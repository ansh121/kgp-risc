==> flow/design.v <==
`timescale 1ns / 1ps
module regBank(
   input reset,
	input clk,
	input RegWrite,				
	input [4:0] wrAddr,			
	input [31:0] wrData,  
	input [31:0] wrDataExt,
	input [4:0] rdAddrA,       
	output reg [31:0] rdDataA,
	input [4:0] rdAddrB,
	output reg [31:0] rdDataB,
	output [31:0] rout
  );
	reg [31:0] r[31:0];
	reg [6:0] size,i;
	wire [31:0] tempA, tempB;
	initial begin
		for(i=0;i<32;i=i+1)
			r[i] = 32'b0;
	end
	assign rout=r[7];
	always @(*) 							 
		begin
			if(rdAddrB<32) begin
					rdDataB=r[rdAddrB];
				end
			else begin
					rdDataB=32'hXXXXXXXX;
				end
			if(rdAddrA<32) begin
					rdDataA=r[rdAddrA];
				end
			else begin
					rdDataA=32'hXXXXXXXX;
				end
		end
	always @(posedge clk or posedge reset)             
		begin
		if(reset==1)
			begin
				for(i=0;i<32;i=i+1)
					r[i] = 32'b0;
			end
	   else if (RegWrite==1) 
			begin
				r[wrAddr]=wrData;
				r[19]=wrDataExt;
			end
		end
endmodule
## Step by step through the tools: regBank

The steps from the RTL of regBank to its reports follow in flow order.
Line numbers count from 1 in the design file above.
Operators carry their Yosys type and port widths (W data, S select, Z words).
Library cell names are shortened.
The mark - stands for no value.

- Top: regBank
- Clock: clk
- Library: sky130hd
- Corner: tt_025C_1v80

## After elaboration

Yosys after proc, flatten, opt, wreduce and memory -nomap, before mapping. Print and check cells are not counted. Equal cells are merged and count once.

- Register bits: 1024
- Input bits: 82
- Output and inout bits: 96

- Magnitude comparators: 2
- Equality and inequality tests: 93
- Multiplexer cells: 35
- Bitwise gates (word level): 31
- Reductions and logical operators: 65

Operator list:

| cell | count |
|---|---|
| $pmux W32 S32 | 2 |
| $mux W32 | 33 |
| $reduce_or A31 Y1 | 31 |
| $eq A5 B5 Y1 const B | 48 |
| $eq A5 B4 Y1 const B | 24 |
| $reduce_and A2 Y1 | 31 |
| $eq A5 B3 Y1 const B | 12 |
| $not A1 Y1 | 31 |
| $eq A5 B2 Y1 const B | 6 |
| $eq A5 B1 Y1 const B | 3 |
| $logic_not A5 Y1 | 3 |
| $lt A5 B6 Y1 const B | 2 |

## Logic depth

Longest topological path by Yosys (ltp), each cell counted once; first at word level (registers and memories cut), then after technology mapping (sequential cells cut; the memories' decode and read muxes count).

- Word-level depth: 4
- ABC_AREA: 0
- Gate-level depth with buffers: 10

## Mapped cells and area

Yosys stat after the flow's synthesis: flattened, memories mapped to cells. It holds for the ABC_AREA given above (unset counts as 0); a run with the other value may have another netlist.
Totals and module areas in this step are rounded.

- Cells in the netlist: 4396
- Synthesis area: 0.05164 mm²
- Flip-flop cells: 1024
- Buffer cells: 428

Cell types:

| cell | count |
|---|---|
| dfrtp_1 | 1024 |
| mux2_2 | 995 |
| a22oi_1 | 790 |
| buf_2 | 220 |
| nand2_1 | 224 |
| nand4_1 | 109 |
| clkbuf_1 | 171 |
| nor2_1 | 160 |
| a21oi_1 | 100 |
| mux2_1 | 41 |
| mux2i_1 | 37 |
| nor3_1 | 68 |
| nand3_1 | 52 |
| a22o_1 | 28 |
| a222oi_1 | 21 |
| nor4_1 | 28 |
| o21ai_0 | 28 |
| nor2_4 | 12 |

Other cell types: 54; their cells: 288.

## Timing after synthesis

Source: OpenSTA report_checks on the synthesized netlist (no wires, ideal clock, input and output delay 20% of the period each), path of least setup slack; recovery checks are left aside. Register names are those of the netlist, which keeps one name where synthesis merged equal registers.

- Kind: input to output
- From: input rdAddrB[1]
- To: output rdDataB[1]
- Clock period: 3.29 ns
- External output delay: 0.658 ns
- Launch time at the first pin: 0.658 ns
- Data arrival time: 2.205 ns
- Data required time: 2.632 ns
- Slack: 0.427 ns
- Path delay: 1.547 ns
- Driving pins on the path: 8
- Synthesis period reached: 2.863 ns

"path delay" = arrival - input delay + setup time.
At an output port there is no setup time.
"driving pins on the path" counts driving pins, that of a launching flip-flop among them; a cell with two outputs on the path counts twice.
"synthesis period reached" = period - worst setup slack (recovery checks aside). The figure is calculated, with input and output delays left at 20% of the set period.
Between the ends stands the longest chain of elaborated cells between them, by number of cells; it is not shown to be the way that was timed. Of several equally long chains one is given.
A line is the first line of the expression or statement that the cell stems from. Yosys adds cells for indexed reads and writes and turns some case tables into memories.

- Cells stage by stage: buf_2 > or3b_1 > buf_4 > nor2_4 > buf_4 > a22oi_1 > and4_1 > a31oi_1
- Cells in the longest elaborated chain: 3
- Elaborated cells between the ends (all ways): 35
- Source lines of those cells: 2

Ends and longest elaborated chain, post-synthesis:

| element | line | RTL |
|---|---|---|
| start: declaration | 11 | `input [4:0] rdAddrB,` |
| $eq A5 B5 Y1 | 26 | `rdDataB=r[rdAddrB];` |
| $pmux W32 S32 | 26 |  |
| $mux W32 | 25 | `if(rdAddrB<32) begin` |
| end: declaration | 12 | `output reg [31:0] rdDataB,` |

## Path in the finished layout

Path of least setup slack in the final report of run A (OpenROAD, finished layout, wires in). Where an end is a register, its clock arrival counts in the times.

- Kind: input to output
- From: input rdAddrB[1]
- To: output rdDataB[26]
- Clock period: 3.16 ns
- External output delay: 0.63 ns
- Launch time at the first pin: 0.63 ns
- Data arrival time: 2.79 ns
- Data required time: 2.53 ns
- Slack: -0.26 ns
- Driving pins on the path: 14

Between the ends stands the longest chain of elaborated cells between them, by number of cells; it is not shown to be the way that was timed. Of several equally long chains one is given.

- Cells stage by stage: buf_12 > or3b_4 > buf_12 > buf_6 > nor2_4 > buf_12 > buf_12 > buf_12 > a22oi_2 > nand2_1 > nor4_2 > a21oi_1 > buf_4 > buf_6
- Cells in the longest elaborated chain: 3
- Elaborated cells between the ends (all ways): 35
- Source lines of those cells: 2

Ends and longest elaborated chain, post-layout:

| element | line | RTL |
|---|---|---|
| start: declaration | 11 | `input [4:0] rdAddrB,` |
| $eq A5 B5 Y1 | 26 | `rdDataB=r[rdAddrB];` |
| $pmux W32 S32 | 26 |  |
| $mux W32 | 25 | `if(rdAddrB<32) begin` |
| end: declaration | 12 | `output reg [31:0] rdDataB,` |

Memo
Re: implementation data of regBank

Measured data: module regBank, platform sky130hd, 2 stored runs of the flow under differing settings, order arbitrary. Input and output delays are each 20% of the period that was set; the output load is 0.01 pF.
"clock period achieved" is the run's clock period less its worst setup slack. It is reckoned from that one timing run; input and output delays stay at 20% of the period that was set.
"worst setup path time" is the time allowed to the run's worst setup path (the clock period less input and output delay, where it has them) less its slack. Clock arrival times count: a late capture clock shortens it, a late launch clock lengthens it.
"total power of the final layout" is the tool's figure for a default switching activity; nothing was simulated.
Results are given in rounded form.
Settings: -- = not set for that run.
Results: -- = not shown.

| item | run A | run B |
|---|---|---|
| period_ns | 3.16 | 4.61 |
| SETUP_SLACK_MARGIN | 0.24 | 1.03 |
| CAP_MARGIN | 20 | 15 |
| CORE_MARGIN | 2 | 4 |
| CORE_UTILIZATION | 40 | 27 |
| SLEW_MARGIN | 20 | 20 |
| PLACE_DENSITY | -- | 0.84 |
| CELL_PAD_IN_SITES_DETAIL_PLACEMENT | -- | 0 |
| TNS_END_PERCENT | -- | 40 |
| GPL_ROUTABILITY_DRIVEN | -- | 0 |
| MIN_ROUTING_LAYER | -- | met2 |
| MAX_ROUTING_LAYER | -- | met5 |
| standard-cell area of the final layout (mm²) | 0.07381 | -- |
| total power of the final layout (mW) | 40.06 | -- |
| mapped cell area after synthesis (mm²) | 0.05164 | -- |
| worst setup slack after layout (ns) | -0.262 | -- |
| total negative slack (ns) | -8.949 | -- |
| worst setup path time (ns) | 2.16 | -- |
| worst setup path type | input to output | -- |
| clock period achieved (ns) | 3.422 | -- |
| utilization | 0.577 | -- |
| worst hold slack (ns) | 0.450 | -- |
| die size (mm²) | 0.132 | -- |

Run B: stopped before the end: routing reported GRT-0116
